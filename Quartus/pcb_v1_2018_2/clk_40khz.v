==> flow/design.v <==
module clk_40khz (clk, clk_out, reset);
	input clk;
	output clk_out;
	input reset;
	reg [9:0] counter;
	wire [9:0] counter_next;		 
	reg clk_track;		 
	always @(posedge clk or posedge reset) begin
		if (reset) begin
			counter <= 0;
			clk_track <= 1'b0;
		end
		else if (counter_next == 625)
			begin
				counter <= 0;
				clk_track <= ~clk_track;
			end
		else
			counter <= counter_next;
		end
		assign counter_next = counter+1;
		assign clk_out = clk_track;
endmodule
# Step by step through the tools: clk_40khz
# Tool output for the design above, in the order of the flow.
# Lines are those of the file above, counted from 1.
# Library cell names are shortened.
# A cell with -- has no value.
# design
top_module	clk_40khz
clk_port	clk
lib	sky130hd
pvt_corner	tt_025C_1v80

# After elaboration
# Source: Yosys, flattened and elaborated, memories not mapped. Widths are those after wreduce; folded enables and synchronous resets count as part of the registers. Registers that Yosys merges into a memory's read port (data or address) are not register bits. Print and check cells do not count. Equal cells are merged and count once.
# classes
addsub	1
logic	1
n_eq	1
n_mux	1
# ops
cell	n
10-bit by 1-bit adder with 10-bit output (second input constant)	1
10-bit equality test (second input constant)	1
10-bit 2-to-1 mux	1
1-bit inverter	1
# word_totals
reg_bits	11
input_bits	2

# Logic depth
# Yosys ltp: most cells in a row. Word level: on the elaborated netlist, between registers, memories and ports. Mapped: between sequential cells and ports; inverters and the memories' decode and read muxes count.
# logic_depth
ltp_word	3
ABC_AREA	1
ltp_mapped	10
mapped_depth_nobuf	10

# Synthesis result
# Source: synth_stat.txt of the flow (Yosys; design flattened, memories mapped). It holds for the ABC_AREA given above (unset counts as 0); a run with the other value may have another netlist.
# synth_totals
cells	84
buffers	0
mapped_area_um2	644.4
ff_cells	11
# by_type
cell_type	n	area_total_um2
dfrtp_1	11	275.264
nand2_1	30	112.608
inv_1	11	41.29
a21boi_0	4	30.029
nand3_2	3	30.029
nor2_1	7	26.275
ha_1	2	25.024
nor2_4	2	22.522
nand3_1	4	20.019
nor2_2	3	18.768
a21oi_1	2	10.01
o21ai_0	2	10.01
xnor2_1	1	8.758
nand3b_1	1	7.507
or2_1	1	6.256

# Worst setup path after synthesis
# Source: OpenSTA report_checks on the synthesized netlist (no wires, ideal clock, input and output delay 20% of the period each), path of least setup slack; recovery checks are left aside. Register names are those of the netlist, which keeps one name where synthesis merged equal registers.
# synth_path
kind	reg-to-reg
from	register counter[0]
to	register counter[1]
period_ns	3.16
setup_slack_ns	1.661
required_ns	3.028
arrival_ns	1.367
setup_time_ns	0.132
n_path_buf	0
path_delay_ns	1.499
driving_pins	9
period_less_setup_slack_ns	1.499
# "path_delay_ns" = arrival - input delay + setup time.
# "driving_pins" counts driving pins, that of a launching flip-flop among them; a cell with two outputs on the path counts twice.
# "period_less_setup_slack_ns" = period - worst setup slack (recovery checks aside). The figure is calculated, with input and output delays left at 20% of the set period.
# The rows between start and end are the longest chain of elaborated cells between them; the timing report does not say that the signal goes this way. Where chains are equally long, one stands for them.
# A line is the first line of the expression or statement that the cell stems from. Yosys adds cells for indexed reads and writes and turns some case tables into memories.
# At most two assigning lines are given for a register; there are more.
# synth_between
path_cell_list	dfrtp_1 ha_1 or2_1 nand2_1 nand2_1 nor2_2 nand2_1 nor2_4 a21boi_0
elab_chain_cells	3
# synth_lines
item	line_no	source
from (decl)	5	reg [9:0] counter;
from (assign)	10	counter <= 0;
from (assign)	19	counter <= counter_next;
10-bit by 1-bit adder with 10-bit output	21	assign counter_next = counter+1;
10-bit equality test	13	else if (counter_next == 625)
10-bit 2-to-1 mux	13
to (assign)	15	counter <= 0;
to (assign)	19
to (decl)	5

# Path in the finished layout
# From the final timing report of run 1: the path of least setup slack in the routed layout; clock arrival at registers is part of the times.
# layout_path
kind	reg-to-reg
from	register counter[0]
to	register counter[1]
setup_slack_ns	0.25
setup_time_ns	0.13
period_ns	1.96
driving_pins	9
n_path_buf	0
required_ns	2.10
arrival_ns	1.85
# The rows between start and end are the longest chain of elaborated cells between them; the timing report does not say that the signal goes this way. Where chains are equally long, one stands for them.
# At most two assigning lines are given for a register; there are more.
# layout_between
path_cell_list	dfrtp_1 ha_1 or2_1 nand2_1 nand2_1 nor2_2 nand2_1 nor2_4 a21boi_0
elab_chain_cells	3
# layout_lines
item	line_no	source
from (decl)	5	reg [9:0] counter;
from (assign)	10	counter <= 0;
from (assign)	19	counter <= counter_next;
10-bit by 1-bit adder with 10-bit output	21	assign counter_next = counter+1;
10-bit equality test	13	else if (counter_next == 625)
10-bit 2-to-1 mux	13
to (assign)	15	counter <= 0;
to (assign)	19
to (decl)	5

==> runs of clk_40khz <==
2 stored runs of clk_40khz in the flow (synthesis by Yosys, layout by OpenROAD, sky130hd cells), in arbitrary order. Constraints: input delay and output delay 20% of the set period each, output load 0.01 pF.
"achieved_clock_period_ns": clock period set for the run, less the worst setup slack. It is reckoned from that one timing run; input and output delays stay at 20% of the period that was set.
"worst_path_allowed_less_slack_ns": the worst setup path's part of the clock period (all of it between registers, 20% less for each end at a port) less its slack. A launch clock that arrives late makes it longer, a capture clock that arrives late makes it shorter.
By "final_power_mw" is meant OpenSTA's value without simulated activity: inputs other than the clock are taken to toggle once in ten clock periods, and the tool carries that through the logic.

Run 1, flow files:
==> flow/run.sh <==
#!/bin/bash
# the make line also repeats the synthesis and layout settings of config.mk as NAME=value (left out here)
make -C /OpenROAD-flow-scripts/flow DESIGN_CONFIG=/design/flow/config.mk WORK_HOME=/design/flow/orfs CLKGATE_MAP_FILE= finish
==> flow/config.mk <==
export PLATFORM = sky130hd
export DESIGN_NAME = clk_40khz
export DESIGN_NICKNAME = clk_40khz
export VERILOG_FILES = /design/flow/design.v
export SDC_FILE = /design/flow/constraint.sdc
export NUM_CORES = 4
export LEC_CHECK = 0
export ABC_AREA = 1
export CAP_MARGIN = 5
export CORE_MARGIN = 2
export CORE_UTILIZATION = 59
export CTS_CLUSTER_DIAMETER = 209
export GPL_TIMING_DRIVEN = 0
export MAX_ROUTING_LAYER = met4
export PLACE_DENSITY_LB_ADDON = 0.16
export SLEW_MARGIN = 5
export TNS_END_PERCENT = 90
==> flow/constraint.sdc <==
create_clock -name core_clock -period 1.96 [get_ports {clk}]
set_input_delay 0.3920 -clock core_clock [delete_from_list [all_inputs] [get_ports {clk}]]
set_output_delay 0.3920 -clock core_clock [all_outputs]
set_load 0.01 [all_outputs]

==> results of run 1, as CSV <==
result,value
stdcell_area_um2,706.9
die_footprint_um2,1372.3
achieved_clock_period_ns,1.710
total_negative_slack_ns,0.000
worst_setup_slack_ns,0.250
final_power_mw,0.3878
worst_path_allowed_less_slack_ns,1.71
worstPathKind,"reg-to-reg"
synth_chip_area_um2,644.4
utilization_frac,0.723

Run 2, flow files:
==> flow/run.sh <==
#!/bin/bash
# the make line also repeats the synthesis and layout settings of config.mk as NAME=value (left out here)
make -C /OpenROAD-flow-scripts/flow DESIGN_CONFIG=/design/flow/config.mk WORK_HOME=/design/flow/orfs CLKGATE_MAP_FILE= finish
==> flow/config.mk <==
export PLATFORM = sky130hd
export DESIGN_NAME = clk_40khz
export DESIGN_NICKNAME = clk_40khz
export VERILOG_FILES = /design/flow/design.v
export SDC_FILE = /design/flow/constraint.sdc
export NUM_CORES = 4
export LEC_CHECK = 0
export CAP_MARGIN = 20
export CORE_MARGIN = 2
export CORE_UTILIZATION = 40
export SLEW_MARGIN = 20
==> flow/constraint.sdc <==
create_clock -name core_clock -period 2.81 [get_ports {clk}]
set_input_delay 0.5620 -clock core_clock [delete_from_list [all_inputs] [get_ports {clk}]]
set_output_delay 0.5620 -clock core_clock [all_outputs]
set_load 0.01 [all_outputs]

==> results of run 2, as CSV <==
result,value
stdcell_area_um2,686.9
die_footprint_um2,1937.8
achieved_clock_period_ns,1.917
total_negative_slack_ns,0.000
worst_setup_slack_ns,0.893
final_power_mw,0.2710
worst_path_allowed_less_slack_ns,1.92
worstPathKind,"reg-to-reg"
synth_chip_area_um2,640.6
utilization_frac,0.456
